==> flow/design.v <==
module i2c_register_file( 
			read1,
			read2,
			sr1,
			sr2,
			dr,
			write,
			en,
			clk,
			reset	);
parameter word_size = 8;	 
parameter address_line = 8;
output [word_size-1:0] read1,read2;
input [address_line-1:0]sr1,sr2,dr;
input [word_size-1:0]write;
input en,clk,reset;
integer k;
reg [word_size-1:0] regfile[0:word_size-1];
assign read1 = regfile[sr1];
assign read2 = regfile[sr2];
always @ (posedge clk)
begin
	if (reset) begin
		for (k=0;k<255;k=k+1)begin
			regfile[k] <= 0;
		end
		end
		else begin
			if (en)
				regfile[dr] <= write;
		end			
end 
endmodule 
### Tool chain data of i2c_register_file

The steps from the RTL of i2c_register_file to its reports follow in flow order.
Line numbers count from 1 in the design file above.
Not given: n/a

* design top: i2c_register_file
* clock port: clk
* cell library: sky130hd
* library corner: tt_025C_1v80

### Word level

Yosys after proc, flatten, opt, wreduce and memory -nomap, before mapping. Enables and synchronous resets that opt folds into registers are not counted as muxes. Memory bits, and registers merged into a memory's read port (data or address), are not among the register bits. Print and check cells are not counted.
Yosys's memory passes give these memory sizes; they may raise the number of words (mostly to a power of two), join words into wider ones and drop unused or constant bits.

* register bits: 0
* RAM bits: 64
* memory cells: 1
* bits of input ports: 35
* output and inout bits: 16
* elaborated cells: 356

Memory list
* regfile: words 8, width 8, line 18 `reg [word_size-1:0] regfile[0:word_size-1];`

* eq/ne operators: 41
* mux-type cells: 99
* bitwise gates (word level): 215

Operators by type and width (count)
* 8-bit two-way mux: 94
* 3-bit == test (both inputs constant): 41
* 1-bit OR: 92
* 1-bit bitwise AND: 82
* 1-bit inverter: 41
* 3-bit two-way mux: 2
* 1-bit two-way mux: 3

### Logic depth

Yosys ltp: most cells in a row. Word level: on the elaborated netlist, between registers, memories and ports. Mapped: between sequential cells and ports; inverters and the memories' decode and read muxes count.

* depth after elaboration: 5
* ABC_AREA: 0
* gate-level depth with buffers: 4
* gate-level depth less buffers: 2

### Netlist

Yosys stat after the flow's synthesis: flattened, memories mapped to cells. It holds for the ABC_AREA given above (unset counts as 0); a run with the other value may have another netlist.
Totals and module areas in this step are rounded.

* mapped cells: 222
* synthesis area: 3530 µm²
* sequential area: 1920 µm²
* flip-flop cells: 64
* buffers: 24

Cell types
* sky130_fd_sc_hd__edfxtp_1: count 64, area in all 1.92E+03 µm²
* sky130_fd_sc_hd__mux4_1: count 29, area in all 761.981 µm²
* sky130_fd_sc_hd__nor3_1: count 64, area in all 320.307 µm²
* sky130_fd_sc_hd__mux2_2: count 16, area in all 180.173 µm²
* sky130_fd_sc_hd__mux4_2: count 3, area in all 67.565 µm²
* sky130_fd_sc_hd__o21bai_1: count 8, area in all 60.058 µm²
* sky130_fd_sc_hd__buf_12: count 2, area in all 40.038 µm²
* sky130_fd_sc_hd__clkbuf_1: count 10, area in all 37.536 µm²
* sky130_fd_sc_hd__buf_2: count 6, area in all 30.029 µm²
* sky130_fd_sc_hd__clkinv_1: count 8, area in all 30.029 µm²
* sky130_fd_sc_hd__buf_6: count 2, area in all 22.522 µm²
* sky130_fd_sc_hd__buf_1: count 4, area in all 15.014 µm²
* sky130_fd_sc_hd__nand2b_1: count 2, area in all 12.512 µm²
* sky130_fd_sc_hd__or3b_2: count 1, area in all 8.758 µm²
* sky130_fd_sc_hd__nand3b_1: count 1, area in all 7.507 µm²
* sky130_fd_sc_hd__or2_2: count 1, area in all 6.256 µm²
* sky130_fd_sc_hd__nand2_1: count 1, area in all 3.754 µm²

### Path before layout

OpenSTA on the mapped netlist: ideal clock, no wires. The path of least setup slack (recovery checks aside). Input and output delay are each 20% of the period. Register names are those of the netlist, which keeps one name where synthesis merged equal registers.

* path kind: input port to flip-flop
* from: in dr[0]
* to: mem regfile[0][0]
* clock period: 1.94 ns
* input delay: 0.388 ns
* library setup time: 0.375 ns
* time at the first pin: 0.388 ns
* data arrival time: 1.615 ns
* data required time: 1.565 ns
* setup slack: -0.050 ns
* path delay: 1.602 ns
* stages: 4
* path buffers: 2
* synthesis period reached: 1.99 ns

"path delay" = arrival - input delay + setup time.
"stages": output pins that drive a net of the path, with the launching flip-flop's if there is one; two outputs of one cell count as two.
"synthesis period reached" is the clock period less the worst setup slack; recovery checks do not enter. This is arithmetic on one report: input and output delays are still those of the set period (20% each).
The rows between start and end are the longest chain of elaborated cells between them; the timing report does not say that the signal goes this way. Where chains are equally long, one stands for them.
Each line given opens the expression or statement behind the cell; cells for indexed reads and writes are added by Yosys, which also makes memories of some case tables.

* cell sequence: sky130_fd_sc_hd__or3b_2 -> sky130_fd_sc_hd__buf_2 -> sky130_fd_sc_hd__buf_2 -> sky130_fd_sc_hd__o21bai_1
* length of the longest elaborated chain: 2
* elaborated cells on any way between the ends: 2
* source lines of those cells: 2
* classes of those cells: 2 x mux

Ends and longest elaborated chain, after synthesis
* from (decl): line 14 `input [address_line-1:0]sr1,sr2,dr;`
* 3-bit two-way mux: line 29 `if (en)`
* 3-bit two-way mux: line 23 `if (reset) begin`
* to (decl): line 18 `reg [word_size-1:0] regfile[0:word_size-1];`

### Path in the finished layout

From the final timing report of entry A: the path of least setup slack in the routed layout; clock arrival at registers is part of the times.

* path kind: input port to output port
* from: in sr2[0]
* to: out read2[6]
* clock period: 2.4 ns
* input delay: 0.48 ns
* external output delay: 0.48 ns
* time at the first pin: 0.48 ns
* data arrival time: 1.90 ns
* data required time: 1.92 ns
* setup slack: 0.02 ns
* stages: 5
* path buffers: 3

The rows between start and end are the longest chain of elaborated cells between them; the timing report does not say that the signal goes this way. Where chains are equally long, one stands for them.
A memory read counts as a cell of the chain, while the word-level depth stops at memories.

* cell sequence: sky130_fd_sc_hd__buf_4 -> sky130_fd_sc_hd__buf_12 -> sky130_fd_sc_hd__mux4_1 -> sky130_fd_sc_hd__mux2_2 -> sky130_fd_sc_hd__dlygate4sd2_1
* length of the longest elaborated chain: 1
* elaborated cells on any way between the ends: 1
* source lines of those cells: 1
* classes of those cells: 1 x memory

Ends and longest elaborated chain, after layout
* from (decl): line 14 `input [address_line-1:0]sr1,sr2,dr;`
* memory read 8 x 8 bit: line 18 `reg [word_size-1:0] regfile[0:word_size-1];`
* to (decl): line 13 `output [word_size-1:0] read1,read2;`

Module i2c_register_file, platform sky130hd: 2 stored runs of the flow (Yosys, OpenROAD) with differing settings, in no particular order. Input and output delays are each 20% of the period that was set; the output load is 0.01 pF.
Values from the reports are rounded here.

### Entry A

==> flow/run.sh <==
#!/bin/bash
# the make line also repeats the synthesis and layout settings of config.mk as NAME=value (left out here)
make -C /OpenROAD-flow-scripts/flow DESIGN_CONFIG=/design/flow/config.mk WORK_HOME=/design/flow/orfs CLKGATE_MAP_FILE= finish
==> flow/config.mk <==
export PLATFORM = sky130hd
export DESIGN_NAME = i2c_register_file
export DESIGN_NICKNAME = i2c_register_file
export VERILOG_FILES = /design/flow/design.v
export SDC_FILE = /design/flow/constraint.sdc
export NUM_CORES = 4
export LEC_CHECK = 0
export CAP_MARGIN = 20
export CORE_MARGIN = 2
export CORE_UTILIZATION = 19
export SLEW_MARGIN = 20
==> flow/constraint.sdc <==
create_clock -name core_clock -period 2.4 [get_ports {clk}]
set_input_delay 0.4800 -clock core_clock [delete_from_list [all_inputs] [get_ports {clk}]]
set_output_delay 0.4800 -clock core_clock [all_outputs]
set_load 0.01 [all_outputs]

Results of entry A:
- Total die area: 19,700 µm²
- Summed negative setup slack: 0.000 ns
- Worst setup slack after layout: 0.019 ns
- Worst hold slack in the final report: 0.954 ns
- Final utilization: 25.3%
- Chip area after synthesis (Yosys): 3,530 µm²

### Entry B

==> flow/run.sh <==
#!/bin/bash
# the make line also repeats the synthesis and layout settings of config.mk as NAME=value (left out here)
make -C /OpenROAD-flow-scripts/flow DESIGN_CONFIG=/design/flow/config.mk WORK_HOME=/design/flow/orfs CLKGATE_MAP_FILE= finish
==> flow/config.mk <==
export PLATFORM = sky130hd
export DESIGN_NAME = i2c_register_file
export DESIGN_NICKNAME = i2c_register_file
export VERILOG_FILES = /design/flow/design.v
export SDC_FILE = /design/flow/constraint.sdc
export NUM_CORES = 4
export LEC_CHECK = 0
export ABC_AREA = 0
export CAP_MARGIN = 30
export CELL_PAD_IN_SITES_GLOBAL_PLACEMENT = 0
export CORE_ASPECT_RATIO = 0.72
export CORE_MARGIN = 2
export CORE_UTILIZATION = 50
export CTS_CLUSTER_SIZE = 62
export GPL_TIMING_DRIVEN = 0
export MIN_ROUTING_LAYER = met1
export PLACE_DENSITY = 0.93
export SETUP_SLACK_MARGIN = 0.22
export SLEW_MARGIN = 25
==> flow/constraint.sdc <==
create_clock -name core_clock -period 1.43 [get_ports {clk}]
set_input_delay 0.2860 -clock core_clock [delete_from_list [all_inputs] [get_ports {clk}]]
set_output_delay 0.2860 -clock core_clock [all_outputs]
set_load 0.01 [all_outputs]

Results of entry B:
- Total die area: 7,750 µm²
- Summed negative setup slack: -8.17 ns
- Worst setup slack after layout: -0.538 ns
- Worst hold slack in the final report: 0.490 ns
- Final utilization: 69.7%
- Chip area after synthesis (Yosys): 3,530 µm²
